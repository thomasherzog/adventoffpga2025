==> flow/design.v <==
module day03p2_top ( 
    input logic clk_i,
    input logic rst_ni,
    input logic [3:0] digit_i,
    input logic eol_i,
    output logic [63:0] result_o,
    output logic ready_o
);
typedef enum logic [1:0] { 
    Start,
    Idle,
    Process,
    Sum
} state_t;
state_t state_q, state_d;
logic [63:0] joltage_q, joltage_d;
logic [3:0] digit_q, digit_d;
logic [11:0][3:0] twelve_digits_q, twelve_digits_d;
logic [3:0] index_q, index_d;
logic [63:0] power_q, power_d;
always_comb begin
    state_d = state_q;
    joltage_d = joltage_q;
    digit_d = digit_q;
    twelve_digits_d = twelve_digits_q;
    index_d = index_q;
    power_d = power_q;
    case(state_q)
        Start: begin
            state_d = Idle;
            joltage_d = 64'b0;
            digit_d = 4'b0;
            for (int i = 0; i < 12; i++) begin
                twelve_digits_d[i] = 4'b0;
            end
            index_d = 4'b0;
            power_d = 64'b0;
        end
        Idle: begin
            if (eol_i == 1'b1) begin
                state_d = Sum;
                index_d = 4'd0;
                power_d = 64'b1;
            end else if (digit_i != 4'b0) begin
                state_d = Process;
                digit_d = digit_i;
                index_d = 4'd11;
            end
        end
        Process: begin
            if (index_q == 4'b0) begin
                if(digit_q > twelve_digits_q[0]) begin
                    twelve_digits_d[0] = digit_q;
                end
                state_d = Idle;
            end else begin
                if (twelve_digits_q[index_q] < twelve_digits_q[index_q - 1]) begin
                    twelve_digits_d[index_q] = twelve_digits_q[index_q-1];
                    twelve_digits_d[index_q-1] = 0;
                end
                index_d = index_q - 4'b1;
                state_d = Process;
            end
        end
        Sum: begin
            if(index_q == 4'd12) begin
                digit_d = 4'b0;
                for (int i = 0; i < 12; i++) begin
                    twelve_digits_d[i] = 4'b0;
                end
                state_d = Idle;
            end else begin
                joltage_d = joltage_q + twelve_digits_d[index_d] * power_q;
                power_d = power_q * 64'd10;
                index_d = index_q + 4'b1;
                state_d = Sum;
            end
        end
    endcase
end
always_ff @( posedge clk_i, negedge rst_ni ) begin
    if(rst_ni == 1'b0) begin
        state_q <= Start;
        joltage_q <= 64'b0;
        digit_q <= 4'b0;
        for (int i = 0; i < 12; i++) begin
            twelve_digits_q[i] <= 4'b0;
        end
        index_q <= 4'b0;
        power_q <= 64'b0;
    end else begin
        state_q <= state_d;
        joltage_q <= joltage_d;
        digit_q <= digit_d;
        twelve_digits_q <= twelve_digits_d;
        index_q <= index_d;
        power_q <= power_d;
    end
end
assign result_o = joltage_q;
assign ready_o = (state_q == Idle);
endmodule
---- Step by step through the tools: day03p2_top ----
What the tools print for day03p2_top, step after step.
Lines are those of the file above, counted from 1.
Library cell names are shortened.
Not given: --
set-up
  top module .............................. day03p2_top
  clock ................................... clk_i
  library ................................. sky130hd
  timing corner ........................... tt_025C_1v80

---- Word level ----
Source: Yosys, flattened and elaborated, memories not mapped. Widths are those after wreduce. Registers that Yosys merges into a memory's read port (data or address) are not register bits. Print and check cells do not count.
operators by class
  add/subtract/negate cells ............... 6
  $mul .................................... 2
  div/mod/pow operators ................... 0
  magnitude comparators ................... 2
  eq/ne operators ......................... 14
  shift-type cells ........................ 6
  multiplexer cells ....................... 35
  bitwise gates (word level) .............. 9
  reduce/logical cells .................... 10
operator list
  cell                                             count
  multiplier 4 x 64 -> 64 bit                      1
  multiplier 64 x 3 -> 63 bit with constant B      1
  parallel mux 64 bit (select 3 bit)               1
  2-to-1 mux 64 bit                                3
  parallel mux 4 bit (select 3 bit)                13
  parallel mux 64 bit (select 2 bit)               1
  variable shift 4 x 33 -> 48 bit with constant A  2
  AND 48 bit                                       2
  OR 48 bit                                        2
  inverter 48 bit                                  2
  adder 64 bit                                     1
  variable shift 1 x 33 -> 48 bit with constant A  1
  variable shift 4 x 33 -> 48 bit                  1
  variable part select 48 x 32 -> 4 bit            1
  variable part select 48 x 7 -> 4 bit             1
  2-to-1 mux 48 bit                                1
  2-to-1 mux 44 bit                                1
  2-to-1 mux 4 bit                                 9
  negation 32 -> 33 bit                            1
  negation 6 -> 33 bit                             1
  parallel mux 4 bit (select 4 bit)                1
  != test 2 bit with constant B                    7
  AND reduction 4 bit                              3
  != test 3 bit with constant B                    3
  parallel mux 2 bit (select 4 bit)                1
  2-to-1 mux 2 bit                                 4
  AND reduction 3 bit                              2
  subtractor 4 x 1 -> 5 bit with constant B        1
Not listed: further kinds 13, cells in them 16.
bit counts
  bits in registers ....................... 186
  latch bits .............................. 0
  bits in writable memories ............... 0
  bits in read-only memories .............. 0
  clocked read ports x word width ......... 0
  memory cells ............................ 0
  bits of input ports ..................... 7
  output and inout port bits .............. 65
  word-level cells ........................ 91

---- Depth ----
Depth = most cells in a row (Yosys ltp): at word level without a register or memory, in the mapped netlist without a sequential cell, where the memories' decode and read muxes count.
logic depth
  depth in word-level cells ............... 10
  ABC_AREA ................................ 0
  depth in mapped cells ................... 24
  depth with buffers taken out ............ 20

---- Synthesis result ----
Yosys stat after the flow's synthesis: flattened, memories mapped to cells. It holds for the ABC_AREA given above (unset counts as 0); a run with the other value may have another netlist.
cells by type
  cell      count  area in all (um^2)
  dfrtp_1   187    4.68E+03
  fa_1      184    3.68E+03
  ha_1      207    2.59E+03
  nand2_1   437    1.64E+03
  o21ai_0   200    1000.96
  inv_1     188    705.677
  a21oi_1   128    640.614
  mux4_2    24     540.518
  xor2_1    61     534.262
  xnor2_1   59     516.746
  a21o_1    68     510.49
  and2_1    80     500.48
  nor2_1    117    439.171
  a22o_1    48     420.403
  clkbuf_1  94     352.838
  o21bai_1  30     225.216
  nand3_1   41     205.197
  nand4_1   31     193.936
Other cell types: 71; their cells: 320.
synthesis totals
  cell count .............................. 2504
  cell area after synthesis ............... 21762.1 um^2
  sequential part of the area ............. 4705.8 um^2
  flip-flops .............................. 188
  buffer cells ............................ 107

---- Worst setup path after synthesis ----
Source: OpenSTA report_checks on the synthesized netlist (no wires, ideal clock, input and output delay 20% of the period each), path of least setup slack; recovery checks are left aside. Register names are those of the netlist, which keeps one name where synthesis merged equal registers.
path after synthesis
  path kind ............................... register to register
  start point ............................. reg index_q[0]
  end point ............................... reg joltage_q[59]
  clock period ............................ 12.2 ns
  library setup time ...................... 0.131 ns
  launch time at the first pin ............ 0.000 ns
  arrival time ............................ 6.419 ns
  data required time ...................... 12.069 ns
  slack ................................... 5.650 ns
  delay of the path ....................... 6.550 ns
  stages .................................. 24
  buffers on the path ..................... 4
  synthesis period reached ................ 6.55 ns
"delay of the path" = arrival - input delay + setup time.
"stages": output pins that drive a net of the path, with the launching flip-flop's if there is one; two outputs of one cell count as two.
"synthesis period reached" is the clock period less the worst setup slack; recovery checks do not enter. This is arithmetic on one report: input and output delays are still those of the set period (20% each).
The rows between start and end are the longest chain of elaborated cells between them; the timing report does not say that the signal goes this way. Where chains are equally long, one stands for them.
Each line given opens the expression or statement behind the cell; cells for indexed reads and writes are added by Yosys, which also makes memories of some case tables.
between the ends, after synthesis
  cells stage by stage .................... dfrtp_1 buf_6 buf_2 buf_2 mux4_2 mux2i_1 o22ai_2 clkbuf_1 nand2_1 fa_1 fa_1 fa_1 inv_1 ha_1 nor2b_1 o31ai_1 a21oi_1 a221o_1 o211ai_1 or3b_1 a31oi_2 o21bai_2 nor4b_1 or3_1
  cells in the longest elaborated chain ... 5
  elaborated cells on any way between the ends .. 8
  classes of those cells .................. add/sub (1); mul (1); eq/ne (2); shift (1); mux (2); reduce/logical (1)
ends and longest elaborated chain, after synthesis
  item                                  line  source
  start: declaration                    19    logic [3:0] index_q, index_d;
  start: assignment                     89    index_q <= 4'b0;
  start: assignment                     96    index_q <= index_d;
  variable part select 48 x 7 -> 4 bit  73    joltage_d = joltage_q + twelve_digits_d[index_d] * power_q;
  multiplier 4 x 64 -> 64 bit           73
  adder 64 bit                          73
  2-to-1 mux 64 bit                     66    if(index_q == 4'd12) begin
  parallel mux 64 bit (select 2 bit)    28    case(state_q)
  end: assignment                       84    joltage_q <= 64'b0;
  end: assignment                       93    joltage_q <= joltage_d;
  end: declaration                      16    logic [63:0] joltage_q, joltage_d;

---- Timing after layout ----
From the final timing report of record 1: the path of least setup slack in the routed layout; clock arrival at registers is part of the times.
path post-layout
  path kind ............................... register to register
  start point ............................. reg index_q[0]
  end point ............................... reg joltage_q[62]
  clock period ............................ 11.3 ns
  library setup time ...................... 0.14 ns
  launch time at the first pin ............ 0.50 ns
  arrival time ............................ 8.63 ns
  data required time ...................... 11.64 ns
  slack ................................... 3.01 ns
  stages .................................. 22
  buffers on the path ..................... 2
The rows between start and end are the longest chain of elaborated cells between them; the timing report does not say that the signal goes this way. Where chains are equally long, one stands for them.
between the ends, post-layout
  cells stage by stage .................... dfrtp_2 buf_4 mux4_2 mux2i_1 o22ai_4 buf_4 nand2_1 fa_1 inv_1 fa_1 fa_1 ha_1 o21ai_0 o21ai_0 or4b_1 a21bo_2 a22oi_1 o41a_1 a21boi_1 o31ai_1 xnor2_1 o21ai_0
  cells in the longest elaborated chain ... 5
  elaborated cells on any way between the ends .. 8
  classes of those cells .................. add/sub (1); mul (1); eq/ne (2); shift (1); mux (2); reduce/logical (1)
ends and longest elaborated chain, post-layout
  item                                  line  source
  start: declaration                    19    logic [3:0] index_q, index_d;
  start: assignment                     89    index_q <= 4'b0;
  start: assignment                     96    index_q <= index_d;
  variable part select 48 x 7 -> 4 bit  73    joltage_d = joltage_q + twelve_digits_d[index_d] * power_q;
  multiplier 4 x 64 -> 64 bit           73
  adder 64 bit                          73
  2-to-1 mux 64 bit                     66    if(index_q == 4'd12) begin
  parallel mux 64 bit (select 2 bit)    28    case(state_q)
  end: assignment                       84    joltage_q <= 64'b0;
  end: assignment                       93    joltage_q <= joltage_d;
  end: declaration                      16    logic [63:0] joltage_q, joltage_d;

# Flow runs of day03p2_top

Settings and measured results of 2 stored flow runs for module day03p2_top (sky130hd), not sorted in any way. The constraints put input and output delay at 20% of the set period each and load the outputs with 0.01 pF.
"achieved clock period (ns)" means the clock period less the worst setup slack. The figure is calculated, with input and output delays left at 20% of the set period.
By "worst setup path time (ns)" is meant the share of the clock period that the worst setup path is allowed (20% is reserved at inputs, 20% at outputs), minus its slack. Clock arrival times at its registers enter into it.
By "finish__power__total" is meant OpenSTA's value without simulated activity: inputs other than the clock are taken to toggle once in ten clock periods, and the tool carries that through the logic.

Flow files of record 1
==> flow/run.sh <==
#!/bin/bash
# the make line also repeats the synthesis and layout settings of config.mk as NAME=value (left out here)
make -C /OpenROAD-flow-scripts/flow DESIGN_CONFIG=/design/flow/config.mk WORK_HOME=/design/flow/orfs CLKGATE_MAP_FILE= finish
==> flow/config.mk <==
export PLATFORM = sky130hd
export DESIGN_NAME = day03p2_top
export DESIGN_NICKNAME = day03p2_top
export VERILOG_FILES = /design/flow/design.v
export SDC_FILE = /design/flow/constraint.sdc
export NUM_CORES = 4
export LEC_CHECK = 0
export CAP_MARGIN = 20
export CELL_PAD_IN_SITES_GLOBAL_PLACEMENT = 1
export CORE_ASPECT_RATIO = 1.6
export CORE_MARGIN = 2
export CORE_UTILIZATION = 39
export CTS_CLUSTER_DIAMETER = 266
export GPL_ROUTABILITY_DRIVEN = 1
export GPL_TIMING_DRIVEN = 1
export MAX_ROUTING_LAYER = met4
export SETUP_SLACK_MARGIN = 0.34
export SLEW_MARGIN = 20
export TNS_END_PERCENT = 85
==> flow/constraint.sdc <==
create_clock -name core_clock -period 11.3 [get_ports {clk_i}]
set_input_delay 2.2600 -clock core_clock [delete_from_list [all_inputs] [get_ports {clk_i}]]
set_output_delay 2.2600 -clock core_clock [all_outputs]
set_load 0.01 [all_outputs]

report of record 1
yosys chip area after synthesis (um^2): 21762.1
finish__design__die__area: 57759.1
finish__design__instance__area__stdcell: 23770.3
finish__design__instance__utilization: 0.4304
finish__timing__setup__ws: 3.010
finish__timing__setup__tns: 0.000
finish__timing__hold__ws: 0.499
finish__power__total: 2.393e-03
achieved clock period (ns): 8.290
worst setup path time (ns): 8.29
worst setup path kind: register to register

Flow files of record 2
==> flow/run.sh <==
#!/bin/bash
# the make line also repeats the synthesis and layout settings of config.mk as NAME=value (left out here)
make -C /OpenROAD-flow-scripts/flow DESIGN_CONFIG=/design/flow/config.mk WORK_HOME=/design/flow/orfs CLKGATE_MAP_FILE= finish
==> flow/config.mk <==
export PLATFORM = sky130hd
export DESIGN_NAME = day03p2_top
export DESIGN_NICKNAME = day03p2_top
export VERILOG_FILES = /design/flow/design.v
export SDC_FILE = /design/flow/constraint.sdc
export NUM_CORES = 4
export LEC_CHECK = 0
export ABC_AREA = 0
export CAP_MARGIN = 40
export CELL_PAD_IN_SITES_DETAIL_PLACEMENT = 2
export CORE_MARGIN = 2
export CORE_UTILIZATION = 19
export CTS_CLUSTER_DIAMETER = 338
export MIN_ROUTING_LAYER = met2
export PLACE_DENSITY_LB_ADDON = 0.18
export SETUP_SLACK_MARGIN = 0.81
export SLEW_MARGIN = 20
==> flow/constraint.sdc <==
create_clock -name core_clock -period 9.01 [get_ports {clk_i}]
set_input_delay 1.8020 -clock core_clock [delete_from_list [all_inputs] [get_ports {clk_i}]]
set_output_delay 1.8020 -clock core_clock [all_outputs]
set_load 0.01 [all_outputs]

report of record 2
yosys chip area after synthesis (um^2): 21762.1
finish__design__die__area: 117262.0
finish__design__instance__area__stdcell: 24871.4
finish__design__instance__utilization: 0.2181
finish__timing__setup__ws: 1.322
finish__timing__setup__tns: 0.000
finish__timing__hold__ws: 0.520
finish__power__total: 3.130e-03
achieved clock period (ns): 7.688
worst setup path time (ns): 7.69
worst setup path kind: register to register
