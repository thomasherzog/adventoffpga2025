==> flow/design.v <==
module day01p2_top ( 
    input logic clk_i,
    input logic rst_ni,
    input logic direction_i, 
    input logic [15:0] amount_i,
    output logic [15:0] result_o,
    output logic ready_o
);
typedef enum logic [1:0] { 
    Start,
    Idle, 
    Process,
    Evaluate
} state_t;
state_t state_q, state_d;
logic [15:0] dial_q, dial_d;
logic dir_q, dir_d;
logic [15:0] amount_q, amount_d;
logic [15:0] zero_cntr_q, zero_cntr_d;
always_comb begin
    state_d = state_q;
    dial_d = dial_q;
    dir_d = dir_q;
    amount_d = amount_q;
    zero_cntr_d = zero_cntr_q;
    case (state_q)
        Start: begin
            state_d = Idle;
            dial_d = 16'd50;
            dir_d = 1'b0;
            amount_d = 16'b0;
            zero_cntr_d = 16'b0;
        end
        Idle: begin
            if (amount_i != 16'b0) begin
                state_d = Process;
                dir_d = direction_i;
                amount_d = amount_i;  
            end
        end
        Process: begin 
            if ( amount_q > 16'd100 ) begin
                amount_d = amount_q - 16'd100;
                zero_cntr_d = zero_cntr_q + 16'b1;
                state_d = Process;
            end else if ( dir_q == 1'b0 && dial_q == 16'b0 ) begin
                dial_d = dial_q + 16'd100 - amount_q;
                state_d = Evaluate;
            end else if( dir_q == 1'b0 && amount_q <= dial_q ) begin
                dial_d = dial_q - amount_q;
                state_d = Evaluate;
            end else if( dir_q == 1'b1 && (dial_q + amount_q < 17'd100) ) begin
                dial_d = dial_q + amount_q;
                state_d = Evaluate;
            end else if( dir_q == 1'b1 && (dial_q + amount_q == 17'd100) ) begin
                dial_d = 16'b0;
                state_d = Evaluate;
            end else if ( dir_q == 1'b0 ) begin
                dial_d = dial_q + 16'd100 - amount_q;
                zero_cntr_d = zero_cntr_q + 16'b1;
                state_d = Evaluate;
            end else if ( dir_q == 1'b1 ) begin 
                dial_d = dial_q + amount_q - 16'd100;
                zero_cntr_d = zero_cntr_q + 16'b1;
                state_d = Evaluate;
            end
        end
        Evaluate: begin
            if ( dial_q == 16'b0 ) begin
                zero_cntr_d = zero_cntr_q + 16'b1;
            end
            state_d = Idle;
        end
    endcase
end
always_ff @( posedge clk_i, negedge rst_ni ) begin
    if(rst_ni == 1'b0) begin
        state_q <= Start;
        dial_q <= 16'd50;
        dir_q <= 1'b0;
        amount_q <= 16'b0;
        zero_cntr_q <= 16'b0;
    end else begin
        state_q <= state_d;
        dial_q <= dial_d;
        dir_q <= dir_d;
        amount_q <= amount_d;
        zero_cntr_q <= zero_cntr_d;
    end
end
assign result_o = zero_cntr_q;
assign ready_o = (state_q == Idle);
endmodule
Tool chain data of day01p2_top

Tool output for the design above, in the order of the flow.
Line numbers count from 1 in the design file above.
Operators: Yosys type, input widths -> output width; for muxes data width and select width s.
Library cell names are shortened.
A cell with -- has no value.

Top: day01p2_top
Clock input: clk_i
Cell library: sky130hd
Corner: tt_025C_1v80

Word-level counts

Yosys after proc, flatten, opt, wreduce and memory -nomap, before mapping. Memory bits, and registers merged into a memory's read port (data or address), are not among the register bits. Print and check cells are not counted.

Flip-flop bits (word level): 51
Input port bits: 19

Add/sub/neg operators: 8
Order comparisons: 3
Eq/ne operators: 12
Muxes and demuxes: 22
Bitwise gates (word level): 5
Reduce/logical cells: 14

Operators by type and width:

| operator              | count |
| $mux 16               | 14 |
| $pmux 16 s3           | 2 |
| $sub 16x16->16        | 2 |
| $sub 16x7->16 const B | 2 |
| $pmux 16 s2           | 1 |
| $add 16x16->17        | 1 |
| $lt 17x7->1 const B   | 1 |
| $eq 17x7->1 const B   | 1 |
| $add 16x1->16 const B | 1 |
| $add 16x16->16        | 1 |
| $le 16x16->1          | 1 |
| $add 16x7->16 const B | 1 |
| $gt 16x7->1 const B   | 1 |
| $logic_not 16->1      | 1 |
| $reduce_bool 16->1    | 1 |
| $ne 3x3->1 const B    | 4 |
| $ne 2x2->1 const B    | 4 |
| $reduce_or 2->1       | 3 |
| $reduce_and 6->1      | 1 |
| $pmux 2 s3            | 1 |
| $not 1->1             | 5 |
| $logic_and 1x1->1     | 4 |
| $eq 2x2->1 const B    | 2 |
| $reduce_and 2->1      | 2 |
| $reduce_and 3->1      | 1 |
| $eq 2x1->1 const B    | 1 |
| $logic_not 2->1       | 1 |
| $pmux 1 s2            | 1 |

Other operator kinds: 2; their cells: 3.

Longest topological paths

Yosys ltp: most cells in a row. Word level: on the elaborated netlist, between registers, memories and ports. Mapped: between sequential cells and ports; inverters and the memories' decode and read muxes count.

Depth in word-level cells: 9
ABC_AREA: 0
Depth in mapped cells: 15
Mapped depth without buffers: 15

Synthesis result

Source: synth_stat.txt of the flow (Yosys; design flattened, memories mapped). It holds for the ABC_AREA given above (unset counts as 0); a run with the other value may have another netlist.

Cells by type:

| cell     | count | total area (µm²) |
| dfrtp_1  | 49    | 1.23E+03 |
| ha_1     | 54    | 675.648 |
| xnor2_1  | 33    | 289.027 |
| fa_1     | 14    | 280.269 |
| o21ai_0  | 56    | 280.269 |
| a21oi_1  | 55    | 275.264 |
| inv_1    | 63    | 236.477 |
| nand2_1  | 56    | 210.202 |
| nor2_1   | 56    | 210.202 |
| nand2b_1 | 17    | 106.352 |
| dfstp_2  | 4     | 105.101 |
| xor2_1   | 11    | 96.342 |
| nand3_1  | 19    | 95.091 |
| or3_1    | 15    | 93.84 |
| nor3_1   | 18    | 90.086 |
| nor4_1   | 14    | 87.584 |
| clkbuf_1 | 23    | 86.333 |
| a211oi_1 | 11    | 82.579 |

Not listed: further types 70, cells in them 220.

Cells in the netlist: 788
Cell area after synthesis: 6,253.5 µm²
Sequential part of the area: 1,331.3 µm²
Flip-flop cells: 53
Buffers: 37

Timing after synthesis

Source: OpenSTA report_checks on the synthesized netlist (no wires, ideal clock, input and output delay 20% of the period each), path of least setup slack; recovery checks are left aside. Register names are those of the netlist, which keeps one name where synthesis merged equal registers.

Path type: register to register
From: reg dial_q[5]
To: reg dial_q[7]
Clock period: 3,530 ps
Setup time: 121 ps
Time at the first pin: 0 ps
Arrival: 3,391 ps
Required time: 3,409 ps
Path slack: 18 ps
Delay of the path: 3,512 ps
Stages: 15
Buffers on the path: 2
Synthesis period reached: 3,512 ps

"delay of the path" = arrival - input delay + setup time.
"stages": output pins that drive a net of the path, with the launching flip-flop's if there is one; two outputs of one cell count as two.
"synthesis period reached" = period - worst setup slack (recovery checks aside). The figure is calculated, with input and output delays left at 20% of the set period.
The rows between start and end are the longest chain of elaborated cells between them; the timing report does not say that the signal goes this way. Where chains are equally long, one stands for them.
A line is the first line of the expression or statement that the cell stems from. Yosys adds cells for indexed reads and writes and turns some case tables into memories.

Cells stage by stage: dfstp_2 -> inv_1 -> ha_1 -> buf_4 -> and2b_1 -> a211oi_1 -> a211o_1 -> a21o_1 -> a311o_1 -> nor4_4 -> nand4_2 -> and2_4 -> buf_6 -> a221o_1 -> a22o_1
Length of the longest elaborated chain: 9

RTL lines, path after synthesis:

| element        | line | RTL |
| from (decl)    | 16   | `logic [15:0] dial_q, dial_d;` |
| from (assign)  | 79   | `dial_q <= 16'd50;` |
| from (assign)  | 85   | `dial_q <= dial_d;` |
| $add 16x7->16  | 59   | `dial_d = dial_q + 16'd100 - amount_q;` |
| $sub 16x16->16 | 59   |  |
| $mux 16        | 58   | `end else if ( dir_q == 1'b0 ) begin` |
| $mux 16        | 55   | `end else if( dir_q == 1'b1 && (dial_q + amount_q == 17'd100) ) begin` |
| $mux 16        | 52   | `end else if( dir_q == 1'b1 && (dial_q + amount_q < 17'd100) ) begin` |
| $mux 16        | 49   | `end else if( dir_q == 1'b0 && amount_q <= dial_q ) begin` |
| $mux 16        | 46   | `end else if ( dir_q == 1'b0 && dial_q == 16'b0 ) begin` |
| $mux 16        | 42   | `if ( amount_q > 16'd100 ) begin` |
| $pmux 16 s2    | 26   | `case (state_q)` |
| to (assign)    | 79   |  |
| to (assign)    | 85   |  |
| to (decl)      | 16   |  |

Timing after layout

Path of least setup slack in the final report of flow run B (OpenROAD, finished layout, wires in). Where an end is a register, its clock arrival counts in the times.
The path's times are printed in steps of 10 ps; the period is the one set.

Path type: register to register
From: reg dial_q[5]
To: reg zero_cntr_q[4]
Clock period: 2,870 ps
Setup time: 90 ps
Time at the first pin: 300 ps
Arrival: 3,800 ps
Required time: 3,080 ps
Path slack: -720 ps
Stages: 18
Buffers on the path: 6

The rows between start and end are the longest chain of elaborated cells between them; the timing report does not say that the signal goes this way. Where chains are equally long, one stands for them.

Cells stage by stage: dfstp_2 -> inv_2 -> ha_4 -> buf_6 -> and2b_1 -> buf_4 -> buf_6 -> a211o_1 -> a211o_1 -> nor3_2 -> buf_4 -> a2111oi_4 -> nand4_4 -> a31oi_4 -> buf_12 -> or3_4 -> buf_4 -> o21ai_1
Length of the longest elaborated chain: 9

RTL lines, path post-layout:

| element           | line | RTL |
| from (decl)       | 16   | `logic [15:0] dial_q, dial_d;` |
| from (assign)     | 79   | `dial_q <= 16'd50;` |
| from (assign)     | 85   | `dial_q <= dial_d;` |
| $add 16x16->17    | 55   | `end else if( dir_q == 1'b1 && (dial_q + amount_q == 17'd100) ) begin` |
| $eq 17x7->1       | 55   |  |
| $logic_and 1x1->1 | 55   |  |
| $mux 16           | 55   |  |
| $mux 16           | 52   | `end else if( dir_q == 1'b1 && (dial_q + amount_q < 17'd100) ) begin` |
| $mux 16           | 49   | `end else if( dir_q == 1'b0 && amount_q <= dial_q ) begin` |
| $mux 16           | 46   | `end else if ( dir_q == 1'b0 && dial_q == 16'b0 ) begin` |
| $mux 16           | 42   | `if ( amount_q > 16'd100 ) begin` |
| $pmux 16 s3       | 26   | `case (state_q)` |
| to (assign)       | 82   | `zero_cntr_q <= 16'b0;` |
| to (assign)       | 88   | `zero_cntr_q <= zero_cntr_d;` |
| to (decl)         | 19   | `logic [15:0] zero_cntr_q, zero_cntr_d;` |

Data sheet: physical implementation of day01p2_top

Measured results for day01p2_top: 2 stored runs of the Yosys and OpenROAD flow on sky130hd. The settings differ; the order carries no meaning. The constraints put input and output delay at 20% of the set period each and load the outputs with 0.01 pF.
"period achieved" = clock period - worst setup slack. The figure is calculated, with input and output delays left at 20% of the set period.
"critical path time" is the time allowed to the run's worst setup path (the clock period less input and output delay, where it has them) less its slack. Clock arrival times count: a late capture clock shortens it, a late launch clock lengthens it.
By "power consumption" is meant OpenSTA's value without simulated activity: inputs other than the clock are taken to toggle once in ten clock periods, and the tool carries that through the logic.
"critical path time" is known to 10 ps.
Settings: n/a = not set for that run.
Among the results, n/a means that no value is shown for the run.

| name                                  | flow run A | flow run B           |
| period_ns                             | 2.84       | 2.87                 |
| CORE_UTILIZATION                      | 71         | 40                   |
| SETUP_SLACK_MARGIN                    | -0.22      | n/a                  |
| PLACE_DENSITY_LB_ADDON                | 0.09       | n/a                  |
| HOLD_SLACK_MARGIN                     | 0.04       | n/a                  |
| CORE_ASPECT_RATIO                     | 0.84       | n/a                  |
| CTS_CLUSTER_DIAMETER                  | 298        | n/a                  |
| CAP_MARGIN                            | 20         | 20                   |
| CORE_MARGIN                           | 2          | 2                    |
| SLEW_MARGIN                           | 20         | 20                   |
| synthesis area (µm²)                  | n/a        | 6,253.5              |
| die area (µm²)                        | n/a        | 16,650.0             |
| standard-cell area after layout (µm²) | n/a        | 9,300.2              |
| utilization after layout (%)          | n/a        | 61.0                 |
| worst setup slack after layout (ps)   | n/a        | -717                 |
| post-route setup TNS (ps)             | n/a        | -15,213              |
| power consumption (uW)                | n/a        | 6,603                |
| period achieved (ps)                  | n/a        | 3,587                |
| critical path time (ps)               | n/a        | 3,590                |
| worst setup path kind                 | n/a        | register to register |

Flow run A: stopped before the end: routing reported GRT-0116
