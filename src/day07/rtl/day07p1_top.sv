==> flow/design.v <==
module day07p1_top ( 
    input logic clk_i,
    input logic rst_ni,
    input logic field_i,
    input logic eol_i,
    output logic [15:0] result_o,
    output logic ready_o
);
typedef enum logic [2:0] { 
    Start,
    InitialTachyon,
    ProcessTachyon,
    IdleSplitter,
    ProcessSplitter
} state_t;
state_t state_q, state_d;
logic eol_q, eol_d;
logic field_q, field_d;
logic [15:0] beam_splits_q, beam_splits_d;
logic [7:0] board_width_q, board_width_d;
logic [7:0] index_q, index_d;
logic [149:0] current_state_q, current_state_d;
logic [149:0] next_state_q, next_state_d;
always_comb begin
    state_d = state_q;
    eol_d = eol_q;
    field_d = field_q;
    beam_splits_d = beam_splits_q;
    board_width_d = board_width_q;
    index_d = index_q;
    current_state_d = current_state_q;
    next_state_d = next_state_q;
    case(state_q)
        Start: begin
            state_d = InitialTachyon;
        end
        InitialTachyon, IdleSplitter: begin
            state_d = (state_q == InitialTachyon ? ProcessTachyon : ProcessSplitter);
            field_d = eol_i == 1'b0 ? field_i : 1'b0;
            eol_d = eol_i;
        end
        ProcessTachyon: begin
            if(field_q == 1'b1) begin
                current_state_d = current_state_q + (150'b1 << board_width_q);
            end
            if(eol_q == 1'b1) begin
                state_d = IdleSplitter;
            end else begin
                state_d = InitialTachyon;
                board_width_d = board_width_q + 1;
            end
        end
        ProcessSplitter: begin
            if (eol_q == 1'b1) begin
                index_d = 8'b0;
                current_state_d = next_state_q;
                next_state_d = 150'b0;
            end else begin
                if((((current_state_q & (150'b1 << index_q) ) >> index_q ) & ({149'b0, field_q})) == 150'b1) begin
                    if(index_q == 8'b0) begin
                        next_state_d = next_state_q | 150'b10;
                    end else if(index_q == (board_width_q - 1)) begin
                        next_state_d = next_state_q | 150'b10;
                    end else begin
                        next_state_d = next_state_q | (150'b101 << (index_q - 1));
                    end
                    beam_splits_d = beam_splits_q + 1;
                end else if(((current_state_q & (150'b1 << index_q)) >> index_q) == 150'b1) begin
                    next_state_d = next_state_q | (150'b1 << index_q);
                end
                index_d = index_q + 8'b1;
            end
            state_d = IdleSplitter;
        end
        default: begin
            state_d = Start;
            field_d = 1'b0;
            eol_d = 1'b0;
            beam_splits_d = 16'b0;
            board_width_d = 8'b0;
            index_d = 8'b0;
            current_state_d = 150'b0;
            next_state_d = 150'b0;
        end
    endcase
end
always_ff @( posedge clk_i, negedge rst_ni ) begin
    if(rst_ni == 1'b0) begin
        state_q <= Start;
        field_q <= 1'b0;
        eol_q <= 1'b0;
        beam_splits_q <= 16'b0;
        board_width_q <= 8'b0;
        index_q <= 8'b0;
        current_state_q <= 150'b0;
        next_state_q <= 150'b0;
    end else begin
        state_q <= state_d;
        field_q <= field_d;
        eol_q <= eol_d;
        beam_splits_q <= beam_splits_d;
        board_width_q <= board_width_d;
        index_q <= index_d;
        current_state_q <= current_state_d;
        next_state_q <= next_state_d;
    end
end
assign result_o = beam_splits_q;
assign ready_o = (state_q == InitialTachyon || state_q == IdleSplitter);
endmodule
Tool chain data of day07p1_top
What the tools print for day07p1_top, step after step.
Lines are those of the file above, counted from 1.
Operators carry their Yosys type and port widths (W data, S select, Z words).
Cell names lack the library's common part.
{"block": "inputs", "top": "day07p1_top", "clock": "clk_i", "lib": "sky130hd", "lib_corner": "tt_025C_1v80"}

Elaborated design
Counts by Yosys on the flattened word-level netlist (proc, flatten, opt, wreduce; memories kept). Register bits leave out memories and registers merged into their read ports (data or address). Print and check cells are left out. Cells with the same type and inputs are merged into one.
{"block": "classes", "n_addsub": 6, "bitwise": 7, "n_reduce_logical": 13, "shift": 4, "mux": 22, "equal": 15}
{"block": "op_table", "cell": "$mux W150", "count": 7}
{"block": "op_table", "cell": "$pmux W150 S3", "count": 1}
{"block": "op_table", "cell": "$shl A1 B8 Y150 const A", "count": 2}
{"block": "op_table", "cell": "$eq A150 B1 Y1 const B", "count": 2}
{"block": "op_table", "cell": "$or A150 B150 Y150", "count": 2}
{"block": "op_table", "cell": "$pmux W150 S2", "count": 1}
{"block": "op_table", "cell": "$and A150 B1 Y150", "count": 1}
{"block": "op_table", "cell": "$add A150 B150 Y150", "count": 1}
{"block": "op_table", "cell": "$and A150 B150 Y150", "count": 1}
{"block": "op_table", "cell": "$shr A150 B8 Y150", "count": 1}
{"block": "op_table", "cell": "$shl A3 B32 Y150 const A", "count": 1}
{"block": "op_table", "cell": "$eq A8 B32 Y1", "count": 1}
{"block": "op_table", "cell": "$pmux W16 S2", "count": 1}
{"block": "op_table", "cell": "$pmux W8 S2", "count": 2}
{"block": "op_table", "cell": "$mux W16", "count": 2}
{"block": "op_table", "cell": "$sub A8 B1 Y9 const B", "count": 2}
{"block": "op_table", "cell": "$add A16 B1 Y16 const B", "count": 1}
{"block": "op_table", "cell": "$add A8 B1 Y8 const B", "count": 2}
{"block": "op_table", "cell": "$mux W8", "count": 2}
{"block": "op_table", "cell": "$ne A4 B4 Y1 const B", "count": 3}
{"block": "op_table", "cell": "$pmux W3 S4", "count": 1}
{"block": "op_table", "cell": "$ne A2 B2 Y1 const B", "count": 5}
{"block": "op_table", "cell": "$reduce_or A4 Y1", "count": 2}
{"block": "op_table", "cell": "$logic_not A8 Y1", "count": 1}
{"block": "op_table", "cell": "$eq A3 B2 Y1 const B", "count": 2}
{"block": "op_table", "cell": "$reduce_and A3 Y1", "count": 2}
{"block": "op_table", "cell": "$reduce_or A3 Y1", "count": 2}
{"block": "op_table", "cell": "$reduce_and A2 Y1", "count": 2}
Not listed: further kinds 11, cells in them 14.
{"block": "word_totals", "output_inout_bits": 17, "ff_bits": 337}

Longest topological paths
Longest topological path by Yosys (ltp), each cell counted once; first at word level (registers and memories cut), then after technology mapping (sequential cells cut; the memories' decode and read muxes count).
{"block": "logic_depth", "ltp_word": 8, "abc_area": 0, "ltp_mapped": 24, "ltp_nobuf": 19}

Mapped cells and area
Source: synth_stat.txt of the flow (Yosys; design flattened, memories mapped). It holds for the ABC_AREA given above (unset counts as 0); a run with the other value may have another netlist.
The area totals of this step are shown rounded.
{"block": "mapped", "ffs": 339, "n_buf": 385, "synth_area_um2": 34000, "mapped_cells": 4669}
{"block": "by_type", "cell_type": "dfrtp_1", "count": 338}
{"block": "by_type", "cell_type": "a21oi_1", "count": 502}
{"block": "by_type", "cell_type": "nor2_1", "count": 648}
{"block": "by_type", "cell_type": "ha_1", "count": 164}
{"block": "by_type", "cell_type": "o21ai_0", "count": 360}
{"block": "by_type", "cell_type": "nand2_1", "count": 388}
{"block": "by_type", "cell_type": "a221oi_1", "count": 134}
{"block": "by_type", "cell_type": "clkbuf_1", "count": 263}
{"block": "by_type", "cell_type": "xnor2_1", "count": 104}
{"block": "by_type", "cell_type": "nand4_1", "count": 134}
{"block": "by_type", "cell_type": "nand3_1", "count": 160}
{"block": "by_type", "cell_type": "a21o_1", "count": 90}
{"block": "by_type", "cell_type": "a22oi_1", "count": 69}
{"block": "by_type", "cell_type": "xor2_1", "count": 59}
{"block": "by_type", "cell_type": "nor3_1", "count": 89}
{"block": "by_type", "cell_type": "and3_1", "count": 66}
{"block": "by_type", "cell_type": "a32oi_1", "count": 47}
{"block": "by_type", "cell_type": "buf_2", "count": 76}
Not listed: further types 91, cells in them 978.

Timing after synthesis
Path of least setup slack by OpenSTA after synthesis, without wires, with an ideal clock, recovery checks aside; 20% of the period is set as input and as output delay. Where synthesis merged equal registers, the netlist keeps one of their names.
{"block": "synth_path", "path_kind": "reg-to-reg", "start": "register index_q[1]", "end": "register beam_splits_q[11]", "stages": 24, "t_arrival_ns": 4.802, "clock_period_ns": 5.25, "path_slack_ns": 0.370, "t_first_pin_ns": 0.000, "setup_time_ns": 0.078, "delay_ns": 4.880, "synth_period_reached_ns": 4.88}
"delay_ns" = arrival - input delay + setup time.
"stages": output pins that drive a net of the path, with the launching flip-flop's if there is one; two outputs of one cell count as two.
"synth_period_reached_ns" = period - worst setup slack (recovery checks aside). The figure is calculated, with input and output delays left at 20% of the set period.
Between the ends stands the longest chain of elaborated cells between them, by number of cells; it is not shown to be the way that was timed. Of several equally long chains one is given.
Each line given opens the expression or statement behind the cell; cells for indexed reads and writes are added by Yosys, which also makes memories of some case tables.
{"block": "synth_via", "path_cell_list": "dfrtp_1 -> buf_2 -> inv_2 -> buf_2 -> buf_2 -> buf_1 -> buf_1 -> ha_1 -> buf_2 -> nor4bb_1 -> clkbuf_1 -> a221oi_1 -> a211oi_1 -> a2111oi_0 -> o41ai_2 -> nand3_2 -> a21oi_4 -> a21o_1 -> and2_1 -> buf_4 -> nand3_2 -> buf_2 -> or3_1 -> a21oi_1", "elab_chain_cells": 8, "cells_between": 10, "cone_classes": "eq/ne (2); shift (2); mux (3); logic (2); reduce/logical (1)"}
{"block": "synth_lines", "element": "start: declaration", "line": 21, "text": "logic [7:0] index_q, index_d;"}
{"block": "synth_lines", "element": "start: assignment", "line": 94, "text": "index_q <= 8'b0;"}
{"block": "synth_lines", "element": "start: assignment", "line": 103, "text": "index_q <= index_d;"}
{"block": "synth_lines", "element": "$shl A1 B8 Y150", "line": 59, "text": "if((((current_state_q & (150'b1 << index_q) ) >> index_q ) & ({149'b0, field_q})) == 150'b1) begin"}
{"block": "synth_lines", "element": "$and A150 B150 Y150", "line": 59}
{"block": "synth_lines", "element": "$shr A150 B8 Y150", "line": 59}
{"block": "synth_lines", "element": "$and A150 B1 Y150", "line": 59}
{"block": "synth_lines", "element": "$eq A150 B1 Y1", "line": 59}
{"block": "synth_lines", "element": "$mux W16", "line": 59}
{"block": "synth_lines", "element": "$mux W16", "line": 54, "text": "if (eol_q == 1'b1) begin"}
{"block": "synth_lines", "element": "$pmux W16 S2", "line": 33, "text": "case(state_q)"}
{"block": "synth_lines", "element": "end: assignment", "line": 92, "text": "beam_splits_q <= 16'b0;"}
{"block": "synth_lines", "element": "end: assignment", "line": 101, "text": "beam_splits_q <= beam_splits_d;"}
{"block": "synth_lines", "element": "end: declaration", "line": 19, "text": "logic [15:0] beam_splits_q, beam_splits_d;"}

Design day07p1_top on sky130hd. What follows are 2 stored runs of the flow, each under its own settings; their order means nothing. The constraints put input and output delay at 20% of the set period each and load the outputs with 0.01 pF.

Entry A
==> flow/run.sh <==
#!/bin/bash
# the make line also repeats the synthesis and layout settings of config.mk as NAME=value (left out here)
make -C /OpenROAD-flow-scripts/flow DESIGN_CONFIG=/design/flow/config.mk WORK_HOME=/design/flow/orfs CLKGATE_MAP_FILE= finish
==> flow/config.mk <==
export PLATFORM = sky130hd
export DESIGN_NAME = day07p1_top
export DESIGN_NICKNAME = day07p1_top
export VERILOG_FILES = /design/flow/design.v
export SDC_FILE = /design/flow/constraint.sdc
export NUM_CORES = 4
export LEC_CHECK = 0
export CAP_MARGIN = 20
export CELL_PAD_IN_SITES_DETAIL_PLACEMENT = 2
export CORE_MARGIN = 2
export CORE_UTILIZATION = 58
export CTS_CLUSTER_DIAMETER = 70
export GPL_TIMING_DRIVEN = 1
export HOLD_SLACK_MARGIN = 0.16
export MAX_ROUTING_LAYER = met5
export PLACE_DENSITY_LB_ADDON = 0.1
export SLEW_MARGIN = 20
==> flow/constraint.sdc <==
create_clock -name core_clock -period 9.25 [get_ports {clk_i}]
set_input_delay 1.8500 -clock core_clock [delete_from_list [all_inputs] [get_ports {clk_i}]]
set_output_delay 1.8500 -clock core_clock [all_outputs]
set_load 0.01 [all_outputs]

==> results of entry A, as JSON <==
{
  "outcome": "no final report: placement broke off with a tool error"
}

Entry B
==> flow/run.sh <==
#!/bin/bash
# the make line also repeats the synthesis and layout settings of config.mk as NAME=value (left out here)
make -C /OpenROAD-flow-scripts/flow DESIGN_CONFIG=/design/flow/config.mk WORK_HOME=/design/flow/orfs CLKGATE_MAP_FILE= finish
==> flow/config.mk <==
export PLATFORM = sky130hd
export DESIGN_NAME = day07p1_top
export DESIGN_NICKNAME = day07p1_top
export VERILOG_FILES = /design/flow/design.v
export SDC_FILE = /design/flow/constraint.sdc
export NUM_CORES = 4
export LEC_CHECK = 0
export CAP_MARGIN = 40
export CELL_PAD_IN_SITES_DETAIL_PLACEMENT = 2
export CORE_MARGIN = 2
export CORE_UTILIZATION = 59
export CTS_CLUSTER_SIZE = 40
export GPL_ROUTABILITY_DRIVEN = 1
export MIN_ROUTING_LAYER = met1
export SLEW_MARGIN = 20
==> flow/constraint.sdc <==
create_clock -name core_clock -period 3.79 [get_ports {clk_i}]
set_input_delay 0.7580 -clock core_clock [delete_from_list [all_inputs] [get_ports {clk_i}]]
set_output_delay 0.7580 -clock core_clock [all_outputs]
set_load 0.01 [all_outputs]

==> results of entry B, as JSON <==
{
  "outcome": "no final report: placement broke off with DPL-0033"
}
